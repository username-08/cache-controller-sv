==> flow/design.v <==
module l1 #(
    parameter LINE_SIZE  = 16,
    parameter INDEX_SIZE = 4,
    parameter TAG_SIZE   = 28,
    parameter WORD_SIZE  = 32
) (
    input clk,
    input rst,
    input wr_en,
    input [WORD_SIZE - 1:0] addr,
    input [WORD_SIZE - 1:0] data,
    output logic [WORD_SIZE - 1:0] data_out,
    output logic hit_or_miss
);
  logic [TAG_SIZE + WORD_SIZE:0] l1_cache[LINE_SIZE];
  logic [INDEX_SIZE - 1:0] index;
  logic [TAG_SIZE - 1:0] tag;
  logic cycle;
  always_ff @(posedge clk or posedge rst) begin
    if (rst) begin
      cycle <= 0;
      data_out <= 0;
      hit_or_miss <= 0;
      for (int i = 0; i < LINE_SIZE; i++) begin
        l1_cache[i] <= {1'b0, {TAG_SIZE{1'b0}}, {WORD_SIZE{1'b0}}};
      end
    end else begin
      if (cycle == 0) begin
        tag <= addr[WORD_SIZE-1:WORD_SIZE-TAG_SIZE];
        index <= addr[WORD_SIZE-TAG_SIZE-1:WORD_SIZE-TAG_SIZE-INDEX_SIZE];
        cycle <= 1;
        hit_or_miss <= 0;
      end   
    else begin
        cycle <= 0;
        if (wr_en) begin
          hit_or_miss <= 1;
          l1_cache[index] <= {1'b1, tag, data};
          data_out <= data;
        end else begin
          if (l1_cache[index][TAG_SIZE+WORD_SIZE] == 0) begin
            hit_or_miss <= 0;
            data_out <= 0;
          end   
        else if (l1_cache[index][TAG_SIZE+WORD_SIZE] == 1 &&
                 l1_cache[index][TAG_SIZE+WORD_SIZE-1:WORD_SIZE] == tag)
        begin
            hit_or_miss <= 1;
            data_out <= l1_cache[index][WORD_SIZE-1:0];
          end   
        else begin
            hit_or_miss <= 0;
            data_out <= 0;
          end
        end
      end
    end
  end
endmodule
# Tool chain data of l1
# What the tools print for l1, step after step.
# Lines are those of the file above, counted from 1.
# Operators: Yosys type, input widths -> output width; for muxes data width and select width s.
# A cell with -- has no value.
[inputs]
top = "l1"
clock_port = "clk"
library = "sky130hd"
corner = "tt_025C_1v80"

# After elaboration
# Yosys after proc, flatten, opt, wreduce and memory -nomap, before mapping. Print and check cells are not counted. Equal cells are merged and count once.
[classes]
cmp = 0
n_reduce_logical = 19
n_mul = 0
mux = 14
equal = 16
n_shift = 0
n_addsub = 0
div = 0
n_logic = 2
[op_table]
columns = ["cell", "n"]
rows = [
  ["$pmux 61 s16", 1],
  ["$mux 61", 5],
  ["$mux 32", 3],
  ["$reduce_and 3->1", 16],
  ["$eq 4x4->1 const B", 8],
  ["$eq 28x28->1", 1],
  ["$eq 4x3->1 const B", 4],
  ["$eq 4x2->1 const B", 2],
  ["$mux 1", 5],
  ["$eq 4x1->1 const B", 1],
  ["$logic_not 4->1", 1],
  ["$not 1->1", 2],
  ["$reduce_and 2->1", 1],
  ["$logic_and 1x1->1", 1],
]
[bits]
clocked_rd_ports_x_width = 0
mem_bits_rw = 0
reg_bits = 1042
latchBits = 0
mem_count = 0
output_inout_bits = 33
inputBits = 67
romBits = 0

# Longest topological paths
# Longest topological path by Yosys (ltp), each cell counted once; first at word level (registers and memories cut), then after technology mapping (sequential cells cut; the memories' decode and read muxes count).
[logic_depth]
word_depth = 13
ABC_AREA = 0
depth_mapped = 14
ltp_nobuf = 8

# Mapped cells and area
# The flow's flattened synthesis, as Yosys stat reports it; memories are mapped. The netlist is that of the ABC_AREA named above (0 if unset); the other value can give another one.
[types]
columns = ["cell", "n"]
rows = [
  ["sky130_fd_sc_hd__dfrtp_1", 1010],
  ["sky130_fd_sc_hd__mux2_2", 980],
  ["sky130_fd_sc_hd__edfxtp_1", 32],
  ["sky130_fd_sc_hd__a221oi_1", 107],
  ["sky130_fd_sc_hd__clkbuf_1", 240],
  ["sky130_fd_sc_hd__a22o_1", 97],
  ["sky130_fd_sc_hd__a22oi_1", 111],
  ["sky130_fd_sc_hd__o41ai_2", 28],
  ["sky130_fd_sc_hd__and3_1", 64],
  ["sky130_fd_sc_hd__a21oi_1", 75],
  ["sky130_fd_sc_hd__buf_2", 53],
  ["sky130_fd_sc_hd__mux2i_1", 24],
  ["sky130_fd_sc_hd__o211ai_1", 32],
  ["sky130_fd_sc_hd__nand4_1", 38],
  ["sky130_fd_sc_hd__nand2_1", 59],
  ["sky130_fd_sc_hd__buf_6", 19],
  ["sky130_fd_sc_hd__a222oi_1", 16],
  ["sky130_fd_sc_hd__nand3b_1", 20],
]
# Not listed: further types 69, cells in them 438.
[mapped]
area_um2 = 46769.9
buf_cells = 335
cells = 3443
ff_cells = 1042

# Timing after synthesis
# OpenSTA on the mapped netlist: ideal clock, no wires. The path of least setup slack (recovery checks aside). Input and output delay are each 20% of the period. Register names are those of the netlist, which keeps one name where synthesis merged equal registers.
[synth_path]
kind = "reg-to-reg"
start = "register index[0]"
end = "register data_out[10]"
launch_ns = 0.000
delay_ns = 2.851
driving_pins = 13
required_time_ns = 3.946
arrival_ns = 2.747
setup_ns = 0.104
clock_period_ns = 4.05
path_slack_ns = 1.199
path_buffers = 4
period_less_setup_slack_ns = 2.851
# "delay_ns" = arrival - input delay + setup time.
# "driving_pins" counts driving pins, that of a launching flip-flop among them; a cell with two outputs on the path counts twice.
# "period_less_setup_slack_ns" is the clock period less the worst setup slack; recovery checks do not enter. This is arithmetic on one report: input and output delays are still those of the set period (20% each).
# Between the ends stands the longest chain of elaborated cells between them, by number of cells; it is not shown to be the way that was timed. Of several equally long chains one is given.
# Each line given opens the expression or statement behind the cell; cells for indexed reads and writes are added by Yosys, which also makes memories of some case tables.
# A register here has more assigning lines than the two given.
[synth_via]
path_cell_list = "sky130_fd_sc_hd__edfxtp_1 sky130_fd_sc_hd__buf_6 sky130_fd_sc_hd__buf_6 sky130_fd_sc_hd__buf_6 sky130_fd_sc_hd__mux2_4 sky130_fd_sc_hd__a32oi_1 sky130_fd_sc_hd__nand4_1 sky130_fd_sc_hd__o311ai_1 sky130_fd_sc_hd__o221ai_1 sky130_fd_sc_hd__nor4_2 sky130_fd_sc_hd__nand4_2 sky130_fd_sc_hd__buf_6 sky130_fd_sc_hd__o41ai_2"
elab_chain_cells = 12
[synth_lines]
columns = ["element", "line_no", "source"]
rows = [
  ["from (decl)", 16, "logic [INDEX_SIZE - 1:0] index;"],
  ["from (assign)", 30, "index <= addr[WORD_SIZE-TAG_SIZE-1:WORD_SIZE-TAG_SIZE-INDEX_SIZE];"],
  ["$eq 4x4->1", 41, "if (l1_cache[index][TAG_SIZE+WORD_SIZE] == 0) begin"],
  ["$pmux 61 s16", 41, ""],
  ["$mux 61", 36, "if (wr_en) begin"],
  ["$mux 61", 28, "if (cycle == 0) begin"],
  ["$mux 61", 41, ""],
  ["$mux 61", 36, ""],
  ["$mux 61", 28, ""],
  ["$eq 28x28->1", 46, "l1_cache[index][TAG_SIZE+WORD_SIZE-1:WORD_SIZE] == tag)"],
  ["$logic_and 1x1->1", 45, "else if (l1_cache[index][TAG_SIZE+WORD_SIZE] == 1 &&"],
  ["$mux 32", 45, ""],
  ["$mux 32", 41, ""],
  ["$mux 32", 36, ""],
  ["to (assign)", 39, "data_out <= data;"],
  ["to (assign)", 49, "data_out <= l1_cache[index][WORD_SIZE-1:0];"],
  ["to (decl)", 12, "output logic [WORD_SIZE - 1:0] data_out,"],
]

# Timing after layout
# Path of least setup slack in the final report of run 1 (OpenROAD, finished layout, wires in). Where an end is a register, its clock arrival counts in the times.
[layout_path]
kind = "reg-to-reg"
start = "register index[2]"
end = "register data_out[31]"
path_buffers = 4
path_slack_ns = -1.45
clock_period_ns = 2.26
driving_pins = 13
required_time_ns = 2.88
setup_ns = 0.09
launch_ns = 0.70
arrival_ns = 4.33
# Between the ends stands the longest chain of elaborated cells between them, by number of cells; it is not shown to be the way that was timed. Of several equally long chains one is given.
# A register here has more assigning lines than the two given.
[layout_via]
path_cell_list = "sky130_fd_sc_hd__edfxtp_1 sky130_fd_sc_hd__clkbuf_16 sky130_fd_sc_hd__buf_16 sky130_fd_sc_hd__and4bb_4 sky130_fd_sc_hd__buf_12 sky130_fd_sc_hd__a22oi_2 sky130_fd_sc_hd__o221ai_2 sky130_fd_sc_hd__o32ai_2 sky130_fd_sc_hd__xor2_1 sky130_fd_sc_hd__nand4_1 sky130_fd_sc_hd__buf_6 sky130_fd_sc_hd__or4_1 sky130_fd_sc_hd__o31ai_1"
elab_chain_cells = 12
[layout_lines]
columns = ["element", "line_no", "source"]
rows = [
  ["from (decl)", 16, "logic [INDEX_SIZE - 1:0] index;"],
  ["from (assign)", 30, "index <= addr[WORD_SIZE-TAG_SIZE-1:WORD_SIZE-TAG_SIZE-INDEX_SIZE];"],
  ["$eq 4x4->1", 41, "if (l1_cache[index][TAG_SIZE+WORD_SIZE] == 0) begin"],
  ["$pmux 61 s16", 41, ""],
  ["$mux 61", 36, "if (wr_en) begin"],
  ["$mux 61", 28, "if (cycle == 0) begin"],
  ["$mux 61", 41, ""],
  ["$mux 61", 36, ""],
  ["$mux 61", 28, ""],
  ["$eq 28x28->1", 46, "l1_cache[index][TAG_SIZE+WORD_SIZE-1:WORD_SIZE] == tag)"],
  ["$logic_and 1x1->1", 45, "else if (l1_cache[index][TAG_SIZE+WORD_SIZE] == 1 &&"],
  ["$mux 32", 45, ""],
  ["$mux 32", 41, ""],
  ["$mux 32", 36, ""],
  ["to (assign)", 39, "data_out <= data;"],
  ["to (assign)", 49, "data_out <= l1_cache[index][WORD_SIZE-1:0];"],
  ["to (decl)", 12, "output logic [WORD_SIZE - 1:0] data_out,"],
]

2 stored runs of l1 in the flow (synthesis by Yosys, layout by OpenROAD, sky130hd cells), in arbitrary order. Constraints: input delay and output delay 20% of the set period each, output load 0.01 pF.
"worst_path_allowed_less_slack_ns" is the time allowed to the run's worst setup path (the clock period less input and output delay, where it has them) less its slack. Clock arrival times count: a late capture clock shortens it, a late launch clock lengthens it.
"design_power_w": no workload was simulated; the value follows from the tool's default switching activity.

# run 1
==> flow/run.sh <==
#!/bin/bash
# the make line also repeats the synthesis and layout settings of config.mk as NAME=value (left out here)
make -C /OpenROAD-flow-scripts/flow DESIGN_CONFIG=/design/flow/config.mk WORK_HOME=/design/flow/orfs CLKGATE_MAP_FILE= finish
==> flow/config.mk <==
export PLATFORM = sky130hd
export DESIGN_NAME = l1
export DESIGN_NICKNAME = l1
export VERILOG_FILES = /design/flow/design.v
export SDC_FILE = /design/flow/constraint.sdc
export NUM_CORES = 4
export LEC_CHECK = 0
export CAP_MARGIN = 20
export CORE_MARGIN = 2
export CORE_UTILIZATION = 40
export SLEW_MARGIN = 20
==> flow/constraint.sdc <==
create_clock -name core_clock -period 2.26 [get_ports {clk}]
set_input_delay 0.4520 -clock core_clock [delete_from_list [all_inputs] [get_ports {clk}]]
set_output_delay 0.4520 -clock core_clock [all_outputs]
set_load 0.01 [all_outputs]

==> run 1: results <==
yosys_chip_area_um2=46769.9
design_die_area_um2=119674.0
cell_area_final_um2=61625.4
ws_setup_ns=-1.448
total_negative_slack_ns=-432.655
fin_hold_ws_ns=0.297
design_power_w=0.051175
worst_path_allowed_less_slack_ns=3.71
path_kind="reg-to-reg"

# run 2
==> flow/run.sh <==
#!/bin/bash
# the make line also repeats the synthesis and layout settings of config.mk as NAME=value (left out here)
make -C /OpenROAD-flow-scripts/flow DESIGN_CONFIG=/design/flow/config.mk WORK_HOME=/design/flow/orfs CLKGATE_MAP_FILE= finish
==> flow/config.mk <==
export PLATFORM = sky130hd
export DESIGN_NAME = l1
export DESIGN_NICKNAME = l1
export VERILOG_FILES = /design/flow/design.v
export SDC_FILE = /design/flow/constraint.sdc
export NUM_CORES = 4
export LEC_CHECK = 0
export CAP_MARGIN = 25
export CELL_PAD_IN_SITES_DETAIL_PLACEMENT = 2
export CORE_MARGIN = 2
export CORE_UTILIZATION = 53
export CTS_CLUSTER_SIZE = 81
export MIN_ROUTING_LAYER = met1
export PLACE_DENSITY = 0.6
export SLEW_MARGIN = 30
export TNS_END_PERCENT = 85
==> flow/constraint.sdc <==
create_clock -name core_clock -period 2.14 [get_ports {clk}]
set_input_delay 0.4280 -clock core_clock [delete_from_list [all_inputs] [get_ports {clk}]]
set_output_delay 0.4280 -clock core_clock [all_outputs]
set_load 0.01 [all_outputs]

==> run 2: results <==
outcome="no results, clock tree synthesis failed with DPL-0033"
